==> flow/design.v <==
module adder_4#(
    parameter int_bits=13)(
    input clk,reset,
    input [int_bits-1:0]in3,in2,in1,in0,
    output [int_bits-1:0]out
);
wire [int_bits-1:0] out2[1:0],out1;
reg [int_bits-1:0] out2_buf[1:0],out1_buf;
assign out2[1] = in3 + in2;
assign out2[0] = in1 + in0;
assign out1 = out2_buf[1] + out2_buf[0];
always@(posedge clk,posedge reset) begin
    if(reset) begin
        out2_buf[1] <= 16'b0;
        out2_buf[0] <= 16'b0;
        out1_buf <= 16'b0;
    end
    else begin
        out2_buf[1] <= out2[1];
        out2_buf[0] <= out2[0];
        out1_buf <= out1;
    end
end
assign out = out1_buf;
endmodule
### Step by step through the tools: adder_4

Tool output for the design above, in the order of the flow.
Lines are those of the file above, counted from 1.
Cell names lack the library's common part.
A cell with -- has no value.

| set-up | value |
|---|---|
| top | adder_4 |
| clock port | clk |
| standard-cell library | sky130hd |
| corner | tt_025C_1v80 |

### After elaboration

Source: Yosys, flattened and elaborated. Widths are those after wreduce; folded enables and synchronous resets count as part of the registers. Registers that Yosys merges into a memory's read port (data or address) are not register bits. Print and check cells do not count. Equal cells are merged and count once.

| word-level totals | value |
|---|---|
| memories kept | 0 |
| latch bits | 0 |
| cells after elaboration | 6 |
| bits in writable memories | 0 |
| bits in read-only memories | 0 |
| word width x clocked read ports | 0 |
| flip-flop bits (word level) | 39 |

| cells by class | value |
|---|---|
| add/sub/neg operators | 3 |
| mux-type cells | 0 |
| div/mod/pow operators | 0 |
| order comparisons | 0 |
| reductions and logical operators | 0 |
| bitwise operators | 0 |
| shift-type cells | 0 |
| equal/unequal tests | 0 |
| multipliers | 0 |

Operator list:

| operator | number |
|---|---|
| adder 13 bit | 3 |

### Logic depth

Depth = most cells in a row (Yosys ltp): at word level without a register or memory, in the mapped netlist without a sequential cell, where the memories' decode and read muxes count.

| logic depth | value |
|---|---|
| depth in word-level cells | 1 |
| ABC_AREA | 0 |
| gate-level depth with buffers | 7 |

### Netlist

The flow's flattened synthesis, as Yosys stat reports it; memories are mapped. The netlist is that of the ABC_AREA named above (0 if unset); the other value can give another one.
Totals and module areas in this step are rounded.

Cells by type:

| type | number | area in all (um^2) |
|---|---|---|
| dfrtp_1 | 39 | 975.936 |
| ha_1 | 36 | 450.432 |
| xnor2_1 | 22 | 192.685 |
| a21oi_1 | 21 | 105.101 |
| xor2_1 | 9 | 78.826 |
| a21o_1 | 9 | 67.565 |
| o21ai_0 | 13 | 65.062 |
| nor2_1 | 17 | 63.811 |
| a221oi_2 | 4 | 60.058 |
| fa_1 | 3 | 60.058 |
| nor3_1 | 11 | 55.053 |
| inv_1 | 13 | 48.797 |
| nand2_1 | 12 | 45.043 |
| a311o_1 | 3 | 30.029 |
| o221ai_1 | 3 | 26.275 |
| a211oi_2 | 2 | 25.024 |
| and3_1 | 4 | 25.024 |
| or3_1 | 4 | 25.024 |

Other cell types: 26; their cells: 38.

| synthesis totals | value |
|---|---|
| buffers | 2 |
| area of sequential cells | 975.9 um^2 |
| flip-flop cells | 39 |
| synthesis area | 2685 um^2 |
| standard cells after synthesis | 263 |

### Worst setup path after synthesis

Path of least setup slack by OpenSTA after synthesis, without wires, with an ideal clock, recovery checks aside; 20% of the period is set as input and as output delay. Where synthesis merged equal registers, the netlist keeps one of their names.

| timing post-synthesis | value |
|---|---|
| path kind | in2reg |
| start point | in in1[0] |
| end point | reg out2_buf[0][12] |
| data arrival time | 2.136 ns |
| period | 2.78 ns |
| path delay | 1.660 ns |
| launch time at the first pin | 0.556 ns |
| setup slack | 0.564 ns |
| library setup time | 0.080 ns |
| stages on the path | 7 |
| period reached after synthesis | 2.216 ns |

"path delay" is the arrival time less input delay plus setup time.
"stages on the path" counts driving pins, that of a launching flip-flop among them; a cell with two outputs on the path counts twice.
"period reached after synthesis" is the clock period less the worst setup slack; recovery checks do not enter. This is arithmetic on one report: input and output delays are still those of the set period (20% each).
The rows between start and end are the longest chain of elaborated cells between them; the timing report does not say that the signal goes this way. Where chains are equally long, one stands for them.
A line is the first line of the expression or statement that the cell stems from. Yosys adds cells for indexed reads and writes and turns some case tables into memories.

| between the ends, post-synthesis | value |
|---|---|
| cells stage by stage | ha_1 fa_1 a21oi_1 o221ai_1 a311o_1 a21oi_1 xnor2_1 |
| length of the longest elaborated chain | 1 |
| elaborated cells between the ends (all ways) | 1 |
| RTL lines with such cells | 1 |
| classes of those cells | 1 x add/sub |

Ends and longest elaborated chain, post-synthesis:

| item | RTL line | source |
|---|---|---|
| start: declaration | 4 | `input [int_bits-1:0]in3,in2,in1,in0,` |
| adder 13 bit | 10 | `assign out2[0] = in1 + in0;` |
| end: assignment | 15 | `out2_buf[0] <= 16'b0;` |
| end: assignment | 20 | `out2_buf[0] <= out2[0];` |
| end: declaration | 8 | `reg [int_bits-1:0] out2_buf[1:0],out1_buf;` |

### Timing after layout

From the final timing report of stored run 2: the path of least setup slack in the routed layout; clock arrival at registers is part of the times.

| timing after layout | value |
|---|---|
| path kind | in2reg |
| start point | in in1[0] |
| end point | reg out2_buf[0][12] |
| launch time at the first pin | 0.56 ns |
| period | 2.79 ns |
| setup slack | 0.28 ns |
| stages on the path | 8 |
| data arrival time | 2.73 ns |
| library setup time | 0.07 ns |

The rows between start and end are the longest chain of elaborated cells between them; the timing report does not say that the signal goes this way. Where chains are equally long, one stands for them.

| between the ends, after layout | value |
|---|---|
| cells stage by stage | clkdlybuf4s50_1 ha_1 fa_1 a21oi_1 o221ai_1 a311o_1 a21oi_1 xnor2_1 |
| length of the longest elaborated chain | 1 |
| elaborated cells between the ends (all ways) | 1 |
| RTL lines with such cells | 1 |
| classes of those cells | 1 x add/sub |

Ends and longest elaborated chain, after layout:

| item | RTL line | source |
|---|---|---|
| start: declaration | 4 | `input [int_bits-1:0]in3,in2,in1,in0,` |
| adder 13 bit | 10 | `assign out2[0] = in1 + in0;` |
| end: assignment | 15 | `out2_buf[0] <= 16'b0;` |
| end: assignment | 20 | `out2_buf[0] <= out2[0];` |
| end: declaration | 8 | `reg [int_bits-1:0] out2_buf[1:0],out1_buf;` |

Subject: flow runs of adder_4

Hi,

Record of 2 stored runs of the RTL-to-layout flow on adder_4, platform sky130hd. The runs are unordered. Constraints: input delay and output delay 20% of the set period each, output load 0.01 pF.
"achieved clock period" means the clock period less the worst setup slack. The figure is calculated, with input and output delays left at 20% of the set period.
"time of the worst setup path": the worst setup path's part of the clock period (all of it between registers, 20% less for each end at a port) less its slack. A launch clock that arrives late makes it longer, a capture clock that arrives late makes it shorter.
"power consumption" is the tool's figure for a default switching activity; nothing was simulated.
Values from the reports are rounded here.

#### Stored run 1

| setting | value |
|---|---|
| period_ns | `2.23` |
| CORE_UTILIZATION | `40` |
| SETUP_SLACK_MARGIN | `0.6` |
| PLACE_DENSITY_LB_ADDON | `0.26` |
| HOLD_SLACK_MARGIN | `0.28` |
| CORE_ASPECT_RATIO | `0.93` |
| CORE_MARGIN | `3` |
| CELL_PAD_IN_SITES_DETAIL_PLACEMENT | `2` |
| CTS_CLUSTER_DIAMETER | `161` |
| CAP_MARGIN | `0` |
| MIN_ROUTING_LAYER | `met1` |
| SLEW_MARGIN | `20` |

Incomplete, clock tree synthesis halted on DPL-0033.

#### Stored run 2

| setting | value |
|---|---|
| period_ns | `2.79` |
| CAP_MARGIN | `20` |
| CORE_MARGIN | `2` |
| CORE_UTILIZATION | `40` |
| SLEW_MARGIN | `20` |

| result | value |
|---|---|
| Yosys chip area after synthesis | 2685 um^2 |
| die area | 7384 um^2 |
| area of the standard cells in the finished layout | 3597 um^2 |
| utilization after routing | 56.0 % |
| setup slack of the worst path | 0.278 ns |
| setup TNS | 0.000 ns |
| post-route worst hold slack | 0.459 ns |
| power consumption | 2.477 mW |
| achieved clock period | 2.512 ns |
| time of the worst setup path | 1.95 ns |
| worst setup path kind | in2reg |

Regards
